==> flow/design.v <==
module sof_received (
    Din, clk16, rst_n, sof_rcv_out, eof_rcv_in, cnt_sof, clk
);
    input Din, clk16, rst_n, eof_rcv_in, clk;
    output sof_rcv_out;
    output [2:0] cnt_sof;
    reg sof_rcv_out;
    reg q0;  
    reg [2:0] cnt_sof;
    reg [4:0] shift_sof;
    reg Din_reg;
    wire zeroislow;
    wire fifthislow;
    reg start;  
    always @(posedge clk or negedge rst_n) begin
        if (!rst_n) begin
            start <= 1'b0;
        end else if ((!Din || eof_rcv_in) && clk16) begin
            start <= !eof_rcv_in;
        end
    end
    always @(posedge clk or negedge rst_n) begin
       if (!rst_n) begin
           cnt_sof <= 3'b000;
       end else if (start && clk16) begin  
           cnt_sof <= cnt_sof + 3'b001;
       end else if (eof_rcv_in && clk16) begin
           cnt_sof <= 3'b000;
       end
    end
    always @(posedge clk or negedge rst_n) begin
       if (!rst_n) begin
           Din_reg <= 1'b0;
       end else if (clk16) begin
           Din_reg <= (!Din);  
       end 
    end
    assign zeroislow = Din_reg && (cnt_sof == 3'b000);
    assign fifthislow = Din_reg && (cnt_sof == 3'b101);
    always @(posedge clk or negedge rst_n) begin
       if (!rst_n) begin
           shift_sof <= 5'd0;
       end else if (clk16) begin
           shift_sof <= {shift_sof[3:0], zeroislow};
       end 
    end
    always @(posedge clk or negedge rst_n) begin
        if (!rst_n) begin
            sof_rcv_out <= 1'b0;
            q0 <= 1'b0;
        end else if (clk16) begin
            q0 <= (shift_sof[4]) && (fifthislow);
            sof_rcv_out <= q0;
        end
    end
endmodule
======== Reports on sof_received ========
The steps from the RTL of sof_received to its reports follow in flow order.
Lines are those of the file above, counted from 1.
Library cell names are shortened.
Not given: n/a
inputs
  top module .............................. sof_received
  clock input ............................. clk
  library ................................. sky130hd
  corner .................................. tt_025C_1v80

======== Word-level counts ========
Source: Yosys, flattened and elaborated, memories not mapped. Widths are those after wreduce. Registers that Yosys merges into a memory's read port (data or address) are not register bits. Print and check cells do not count. Equal cells are merged and count once.
storage and ports
  flip-flop bits (word level) ............. 12
  bits of input ports ..................... 5
  output and inout port bits .............. 4
  elaborated cells ........................ 21
operators by class
  $add $sub $neg .......................... 1
  equality and inequality tests ........... 1
  multiplexer cells ....................... 2
  reductions and logical operators ........ 11
operator list
  operator                                                        number
  1-bit logical AND                                               6
  3-bit two-way mux                                               2
  3-bit by 1-bit adder with 3-bit output (second input constant)  1
  3-bit == test (second input constant)                           1
  3-bit logical NOT                                               1
  1-bit logical NOT                                               2
  2-bit nonzero test                                              1
  1-bit logical OR                                                1

======== Logic depth ========
Longest topological path by Yosys (ltp), each cell counted once; first at word level (registers and memories cut), then after technology mapping (sequential cells cut; the memories' decode and read muxes count).
depth
  depth after elaboration ................. 3
  ABC_AREA ................................ 0
  mapped depth ............................ 4
  depth with buffers taken out ............ 4

======== Mapped cells and area ========
Source: synth_stat.txt of the flow (Yosys; design flattened, memories mapped). It holds for the ABC_AREA given above (unset counts as 0); a run with the other value may have another netlist.
Totals and module areas in this step are rounded.
synthesis totals
  mapped cells ............................ 40
  cell area after synthesis ............... 0.00053 mm^2
  sequential part of the area ............. 0.0003 mm^2
  mapped flip-flops ....................... 12
  buffer cells ............................ 1
cells by type
  type       number  area in all (um^2)
  dfrtp_1    12      300.288
  mux2_2     5       56.304
  ha_1       3       37.536
  a21o_1     2       15.014
  inv_1      4       15.014
  nor2b_1    2       12.512
  a221o_1    1       10.01
  a32o_1     1       10.01
  and4b_1    1       10.01
  o21ai_0    2       10.01
  a2bb2oi_1  1       8.758
  and3b_1    1       8.758
  nand4b_1   1       8.758
  o21ai_2    1       8.758
  buf_4      1       7.507
  nand2b_1   1       6.256
  nand4_1    1       6.256

======== Timing after synthesis ========
Path of least setup slack by OpenSTA after synthesis, without wires, with an ideal clock, recovery checks aside; 20% of the period is set as input and as output delay. Where synthesis merged equal registers, the netlist keeps one of their names.
path post-synthesis
  path kind ............................... register -> register
  start point ............................. register cnt_sof[0]
  end point ............................... register cnt_sof[2]
  clock period ............................ 1.61 ns
  library setup time ...................... 0.126 ns
  launch time at the first pin ............ 0.000 ns
  data arrival time ....................... 1.074 ns
  data required time ...................... 1.484 ns
  path slack .............................. 0.410 ns
  delay of the path ....................... 1.200 ns
  stages on the path ...................... 4
  buffers on the path ..................... 0
  synthesis period reached ................ 1.2 ns
"delay of the path" = arrival - input delay + setup time.
"stages on the path" counts driving pins, that of a launching flip-flop among them; a cell with two outputs on the path counts twice.
"synthesis period reached" is the clock period less the worst setup slack; recovery checks do not enter. This is arithmetic on one report: input and output delays are still those of the set period (20% each).
The rows between start and end are the longest chain of elaborated cells between them; the timing report does not say that the signal goes this way. Where chains are equally long, one stands for them.
Each line given opens the expression or statement behind the cell; cells for indexed reads and writes are added by Yosys, which also makes memories of some case tables.
At most two assigning lines are given for a register; there are more.
between the ends, post-synthesis
  cells stage by stage .................... dfrtp_1 ha_1 and4b_1 a221o_1
  length of the longest elaborated chain .. 2
  elaborated cells between the ends (all ways) .. 2
  source lines of those cells ............. 2
  those cells by class .................... add/sub: 1; mux: 1
RTL lines, path post-synthesis
  element                                 RTL line  source
  start: declaration                      6         output [2:0] cnt_sof;
  start: assignment                       24        cnt_sof <= 3'b000;
  start: assignment                       26        cnt_sof <= cnt_sof + 3'b001;
  3-bit by 1-bit adder with 3-bit output  26
  3-bit two-way mux                       25        end else if (start && clk16) begin
  end: assignment                         24
  end: assignment                         26
  end: declaration                        6

======== Path in the finished layout ========
Path of least setup slack in the final report of flow run 1 (OpenROAD, finished layout, wires in). Where an end is a register, its clock arrival counts in the times.
path post-layout
  path kind ............................... register -> register
  start point ............................. register cnt_sof[1]
  end point ............................... register cnt_sof[2]
  clock period ............................ 1.22 ns
  library setup time ...................... 0.11 ns
  launch time at the first pin ............ 0.28 ns
  data arrival time ....................... 1.40 ns
  data required time ...................... 1.39 ns
  path slack .............................. -0.01 ns
  stages on the path ...................... 5
  buffers on the path ..................... 1
The rows between start and end are the longest chain of elaborated cells between them; the timing report does not say that the signal goes this way. Where chains are equally long, one stands for them.
At most two assigning lines are given for a register; there are more.
between the ends, post-layout
  cells stage by stage .................... dfrtp_1 buf_6 ha_4 and4b_1 a221o_1
  length of the longest elaborated chain .. 2
  elaborated cells between the ends (all ways) .. 2
  source lines of those cells ............. 2
  those cells by class .................... add/sub: 1; mux: 1
RTL lines, path post-layout
  element                                 RTL line  source
  start: declaration                      6         output [2:0] cnt_sof;
  start: assignment                       24        cnt_sof <= 3'b000;
  start: assignment                       26        cnt_sof <= cnt_sof + 3'b001;
  3-bit by 1-bit adder with 3-bit output  26
  3-bit two-way mux                       25        end else if (start && clk16) begin
  end: assignment                         24
  end: assignment                         26
  end: declaration                        6

Lab notebook: sof_received

Measured results for sof_received: 2 stored runs of the Yosys and OpenROAD flow on sky130hd. The settings differ; the order carries no meaning. The constraints put input and output delay at 20% of the set period each and load the outputs with 0.01 pF.
"achieved period" = clock period - worst setup slack. The figure is calculated, with input and output delays left at 20% of the set period.
"allowed time less slack (worst setup path)": the worst setup path's part of the clock period (all of it between registers, 20% less for each end at a port) less its slack. A launch clock that arrives late makes it longer, a capture clock that arrives late makes it shorter.
"total design power" is the tool's figure for a default switching activity; nothing was simulated.
Results are given in rounded form.

======== flow run 1 ========
==> flow/run.sh <==
#!/bin/bash
# the make line also repeats the synthesis and layout settings of config.mk as NAME=value (left out here)
make -C /OpenROAD-flow-scripts/flow DESIGN_CONFIG=/design/flow/config.mk WORK_HOME=/design/flow/orfs CLKGATE_MAP_FILE= finish
==> flow/config.mk <==
export PLATFORM = sky130hd
export DESIGN_NAME = sof_received
export DESIGN_NICKNAME = sof_received
export VERILOG_FILES = /design/flow/design.v
export SDC_FILE = /design/flow/constraint.sdc
export NUM_CORES = 4
export LEC_CHECK = 0
export CAP_MARGIN = 20
export CORE_MARGIN = 2
export CORE_UTILIZATION = 47
export SLEW_MARGIN = 20
==> flow/constraint.sdc <==
create_clock -name core_clock -period 1.22 [get_ports {clk}]
set_input_delay 0.2440 -clock core_clock [delete_from_list [all_inputs] [get_ports {clk}]]
set_output_delay 0.2440 -clock core_clock [all_outputs]
set_load 0.01 [all_outputs]

-------- measured, flow run 1 --------
  Yosys chip area after synthesis ......... 0.00053 mm^2
  area of the die ......................... 0.0014 mm^2
  standard-cell area after routing ........ 0.00074 mm^2
  utilization after layout ................ 0.69
  lowest setup slack ...................... -0.008 ns
  setup TNS ............................... -0.008 ns
  total design power ...................... 1.3 mW
  achieved period ......................... 1.228 ns
  allowed time less slack (worst setup path) .. 1.23 ns
  critical path type ...................... register -> register

======== flow run 2 ========
==> flow/run.sh <==
#!/bin/bash
# the make line also repeats the synthesis and layout settings of config.mk as NAME=value (left out here)
make -C /OpenROAD-flow-scripts/flow DESIGN_CONFIG=/design/flow/config.mk WORK_HOME=/design/flow/orfs CLKGATE_MAP_FILE= finish
==> flow/config.mk <==
export PLATFORM = sky130hd
export DESIGN_NAME = sof_received
export DESIGN_NICKNAME = sof_received
export VERILOG_FILES = /design/flow/design.v
export SDC_FILE = /design/flow/constraint.sdc
export NUM_CORES = 4
export LEC_CHECK = 0
export CAP_MARGIN = 35
export CORE_MARGIN = 2
export CORE_UTILIZATION = 17
export CTS_CLUSTER_SIZE = 85
export GPL_TIMING_DRIVEN = 0
export MAX_ROUTING_LAYER = met4
export PLACE_DENSITY_LB_ADDON = 0.24
export SETUP_SLACK_MARGIN = 0.33
export SLEW_MARGIN = 20
export TNS_END_PERCENT = 25
==> flow/constraint.sdc <==
create_clock -name core_clock -period 1.42 [get_ports {clk}]
set_input_delay 0.2840 -clock core_clock [delete_from_list [all_inputs] [get_ports {clk}]]
set_output_delay 0.2840 -clock core_clock [all_outputs]
set_load 0.01 [all_outputs]

-------- measured, flow run 2 --------
  Yosys chip area after synthesis ......... 0.00053 mm^2
  area of the die ......................... 0.0036 mm^2
  standard-cell area after routing ........ 0.00075 mm^2
  utilization after layout ................ 0.25
  lowest setup slack ...................... 0.26 ns
  setup TNS ............................... 0.000 ns
  total design power ...................... 1.1 mW
  achieved period ......................... 1.165 ns
  allowed time less slack (worst setup path) .. 0.88 ns
  critical path type ...................... register -> output

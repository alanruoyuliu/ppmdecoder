==> flow/design.v <==
module Data_gen2bits (
    clk16, rst_n, Din, state_in, data_3bits_out, finish2bits_out, clk
);
    input clk16, rst_n, Din, state_in, clk;
    output [2:0] data_3bits_out;
    output finish2bits_out;
    wire [2:0] data_3bits_out;  
    reg [2:0] cnt_2bits;
    reg Din_reg;
    reg [5:0] shift_00;
    reg [3:0] shift_01;
    reg [1:0] shift_10;
    wire data00;
    wire data01;
    wire data10;
    always @(posedge clk or negedge rst_n) begin
        if (!rst_n) begin
            cnt_2bits <= 3'b000;
        end else if (state_in && clk16) begin
            cnt_2bits <= cnt_2bits + 3'b001;
        end
    end
    always @(posedge clk or negedge rst_n) begin
       if (!rst_n) begin
           Din_reg <= 1'b0;
       end else begin
           Din_reg <= (!Din);  
       end 
    end  
    assign data00 = Din_reg && (cnt_2bits == 3'b001);  
    assign data01 = Din_reg && (cnt_2bits == 3'b011);
    assign data10 = Din_reg && (cnt_2bits == 3'b101);
    always @(posedge clk or negedge rst_n) begin
        if (!rst_n) begin
            shift_00 <= 6'd0;
        end else if (clk16) begin
            shift_00 <= {shift_00[4:0], data00};   
        end
    end
    always @(posedge clk or negedge rst_n) begin
        if (!rst_n) begin
            shift_01 <= 4'd0;
        end else if (clk16) begin
            shift_01 <= {shift_01[2:0], data01};   
        end
    end
    always @(posedge clk or negedge rst_n) begin
        if (!rst_n) begin
            shift_10 <= 2'd0;
        end else if (clk16) begin
            shift_10 <= {shift_10[0], data10};   
        end
    end
    assign data_3bits_out = (shift_00[5] == 1'b1)? 3'b000 : (shift_01[3] == 1'b1)? 3'b001 : (shift_10[1] == 1'b1)? 3'b010 : (Din_reg && (cnt_2bits == 3'b111)) ? 3'b011 : 3'b100;
    assign finish2bits_out = (shift_00[5] == 1'b1) || (shift_01[3] == 1'b1) || (shift_10[1] == 1'b1) || (Din_reg && (cnt_2bits == 3'b111));
endmodule
# Tool chain data of Data_gen2bits

The steps from the RTL of Data_gen2bits to its reports follow in flow order.
Line numbers count from 1 in the design file above.
Cell names lack the library's common part.
Not given: --

Top: Data_gen2bits
Clock port: clk
Cell library: sky130hd
Corner: tt_025C_1v80

# Word level

Yosys after proc, flatten, opt, wreduce and memory -nomap, before mapping. Enables and synchronous resets that opt folds into registers are not counted as muxes. Memory bits, and registers merged into a memory's read port (data or address), are not among the register bits. Print and check cells are not counted. Equal cells are merged and count once.

Reduce/logical cells: 9
Add/subtract/negate cells: 1
Eq/ne operators: 4
Muxes and demuxes: 4

Operator list:

| kind                                                     | number |
| 3-bit 2-to-1 mux                                         | 4 |
| 3-bit == test with constant B                            | 2 |
| 1-bit logical AND                                        | 5 |
| 1-bit logical OR                                         | 3 |
| 3-bit by 1-bit adder with 3-bit output with constant B   | 1 |
| 3-bit by 1-bit == test with 1-bit output with constant B | 1 |
| 3-bit by 2-bit == test with 1-bit output with constant B | 1 |
| 1-bit logical NOT                                        | 1 |

Register bits: 16
Word-level cells: 23
Output and inout bits: 4
Bits of input ports: 5

# Longest topological paths

Longest topological path by Yosys (ltp), each cell counted once; first at word level (registers and memories cut), then after technology mapping (sequential cells cut; the memories' decode and read muxes count).

Depth after elaboration: 6
ABC_AREA: 0
Depth in mapped cells: 4
Gate-level depth less buffers: 4

# Mapped cells and area

Source: synth_stat.txt of the flow (Yosys; design flattened, memories mapped). It holds for the ABC_AREA given above (unset counts as 0); a run with the other value may have another netlist.

Mapped flip-flops: 16
Sequential area: 400.4 um^2
Cells in the netlist: 55
Buffer cells: 2
Cell area after synthesis: 715.7 um^2

Cell types:

| type     | number | area in all (um^2) |
| dfrtp_1  | 16     | 400.384 |
| mux2_2   | 5      | 56.304 |
| ha_1     | 4      | 50.048 |
| mux2_4   | 3      | 45.043 |
| inv_1    | 6      | 22.522 |
| mux2i_1  | 2      | 20.019 |
| buf_8    | 1      | 15.014 |
| o21ai_0  | 3      | 15.014 |
| buf_6    | 1      | 11.261 |
| nand2_1  | 3      | 11.261 |
| a21oi_1  | 2      | 10.01 |
| a41o_1   | 1      | 10.01 |
| xnor2_1  | 1      | 8.758 |
| nand3b_1 | 1      | 7.507 |
| and2_1   | 1      | 6.256 |
| nand4_1  | 1      | 6.256 |
| nor2b_1  | 1      | 6.256 |
| nand3_1  | 1      | 5.005 |

Not listed: further types 2, cells in them 2.

# Timing after synthesis

OpenSTA on the mapped netlist: ideal clock, no wires. The path of least setup slack (recovery checks aside). Input and output delay are each 20% of the period. Register names are those of the netlist, which keeps one name where synthesis merged equal registers.

Path type: flip-flop to output port
From: register cnt_2bits[0]
To: output port data_3bits_out[2]
Slack: 1.087 ns
Buffers on the path: 0
Path delay: 1.169 ns
Period: 2.82 ns
Arrival time: 1.169 ns
Time at the first pin: 0.000 ns
Stages: 5
External output delay: 0.564 ns
Data required time: 2.256 ns
Period reached after synthesis: 1.733 ns

"path delay" = arrival - input delay + setup time.
At an output port there is no setup time.
"stages" counts driving pins, that of a launching flip-flop among them; a cell with two outputs on the path counts twice.
"period reached after synthesis" = period - worst setup slack (recovery checks aside). The figure is calculated, with input and output delays left at 20% of the set period.
The rows between start and end are the longest chain of elaborated cells between them; the timing report does not say that the signal goes this way. Where chains are equally long, one stands for them.
Each line given opens the expression or statement behind the cell; cells for indexed reads and writes are added by Yosys, which also makes memories of some case tables.

Cells stage by stage: dfrtp_1 ha_1 ha_1 a21oi_1 and2_1
Length of the longest elaborated chain: 6
Elaborated cells on any way between the ends: 6
Those cells by class: eq/ne: 1; mux: 4; reduce/logical: 1

RTL lines, path after synthesis:

| item                          | RTL line | RTL |
| from (decl)                   | 8        | `reg [2:0] cnt_2bits;` |
| from (assign)                 | 18       | `cnt_2bits <= 3'b000;` |
| from (assign)                 | 20       | `cnt_2bits <= cnt_2bits + 3'b001;` |
| 3-bit == test                 | 54       | `assign data_3bits_out = (shift_00[5] == 1'b1)? 3'b000 : (shift_01[3] == 1'b1)? 3'b001 : (shift_10[1] == 1'b1)? ...` |
| 1-bit logical AND             | 54       |  |
| 3-bit 2-to-1 mux (4 in a row) | 54       |  |
| to (decl)                     | 5        | `output [2:0] data_3bits_out;` |

# Worst path after layout

Path of least setup slack in the final report of run 1 (OpenROAD, finished layout, wires in). Where an end is a register, its clock arrival counts in the times.

Path type: flip-flop to output port
From: register cnt_2bits[0]
To: output port finish2bits_out
Slack: -0.14 ns
Period: 1.65 ns
Time at the first pin: 0.28 ns
Buffers on the path: 2
Stages: 7
External output delay: 0.33 ns
Arrival time: 1.46 ns
Data required time: 1.32 ns

The rows between start and end are the longest chain of elaborated cells between them; the timing report does not say that the signal goes this way. Where chains are equally long, one stands for them.

Cells stage by stage: dfrtp_1 ha_4 ha_4 a21oi_2 buf_4 nand2_1 buf_2
Length of the longest elaborated chain: 3
Elaborated cells on any way between the ends: 3
Those cells by class: eq/ne: 1; reduce/logical: 2

RTL lines, path post-layout:

| item              | RTL line | RTL |
| from (decl)       | 8        | `reg [2:0] cnt_2bits;` |
| from (assign)     | 18       | `cnt_2bits <= 3'b000;` |
| from (assign)     | 20       | `cnt_2bits <= cnt_2bits + 3'b001;` |
| 3-bit == test     | 55       | `assign finish2bits_out = (shift_00[5] == 1'b1) \|\| (shift_01[3] == 1'b1) \|\| (shift_10[1] == 1'b1) \|\| (Din_reg & ...` |
| 1-bit logical AND | 55       |  |
| 1-bit logical OR  | 55       |  |
| to (decl)         | 6        | `output finish2bits_out;` |

Lab notebook: Data_gen2bits

2 stored runs of Data_gen2bits in the flow (synthesis by Yosys, layout by OpenROAD, sky130hd cells), in arbitrary order. Constraints: input delay and output delay 20% of the set period each, output load 0.01 pF.
By "clock period achieved" is meant the clock period of the run minus its worst setup slack. This is arithmetic on one report: input and output delays are still those of the set period (20% each).
"critical path time": the worst setup path's part of the clock period (all of it between registers, 20% less for each end at a port) less its slack. A launch clock that arrives late makes it longer, a capture clock that arrives late makes it shorter.
"overall power": no workload was simulated; the value follows from the tool's default switching activity.
A setting shown as - is not set for that run.
A result given as - is not shown for that run.

| name                                     | run 1                    | run 2 |
| period_ns                                | 1.65                     | 1.74  |
| CORE_UTILIZATION                         | 52                       | 65    |
| CAP_MARGIN                               | 20                       | 20    |
| CORE_MARGIN                              | 2                        | 10    |
| SLEW_MARGIN                              | 20                       | 10    |
| PLACE_DENSITY                            | -                        | 0.8   |
| CORE_ASPECT_RATIO                        | -                        | 0.54  |
| CELL_PAD_IN_SITES_GLOBAL_PLACEMENT       | -                        | 3     |
| GPL_TIMING_DRIVEN                        | -                        | 0     |
| GPL_ROUTABILITY_DRIVEN                   | -                        | 1     |
| CTS_CLUSTER_SIZE                         | -                        | 35    |
| CTS_CLUSTER_DIAMETER                     | -                        | 232   |
| MIN_ROUTING_LAYER                        | -                        | met2  |
| overall power (µW)                       | 1322                     | -     |
| standard-cell area after routing (um^2)  | 909.6                    | -     |
| post-layout utilization (%)              | 69.9                     | -     |
| sum of negative setup slack (ns)         | -0.406                   | -     |
| full die area (um^2)                     | 1689.2                   | -     |
| clock period achieved (ns)               | 1.787                    | -     |
| critical path time (ns)                  | 1.46                     | -     |
| kind of the worst setup path             | flip-flop to output port | -     |
| lowest setup slack (ns)                  | -0.137                   | -     |
| chip area after synthesis (Yosys) (um^2) | 715.7                    | -     |

Run 2: did not finish, floorplanning stopped with PDN-0185
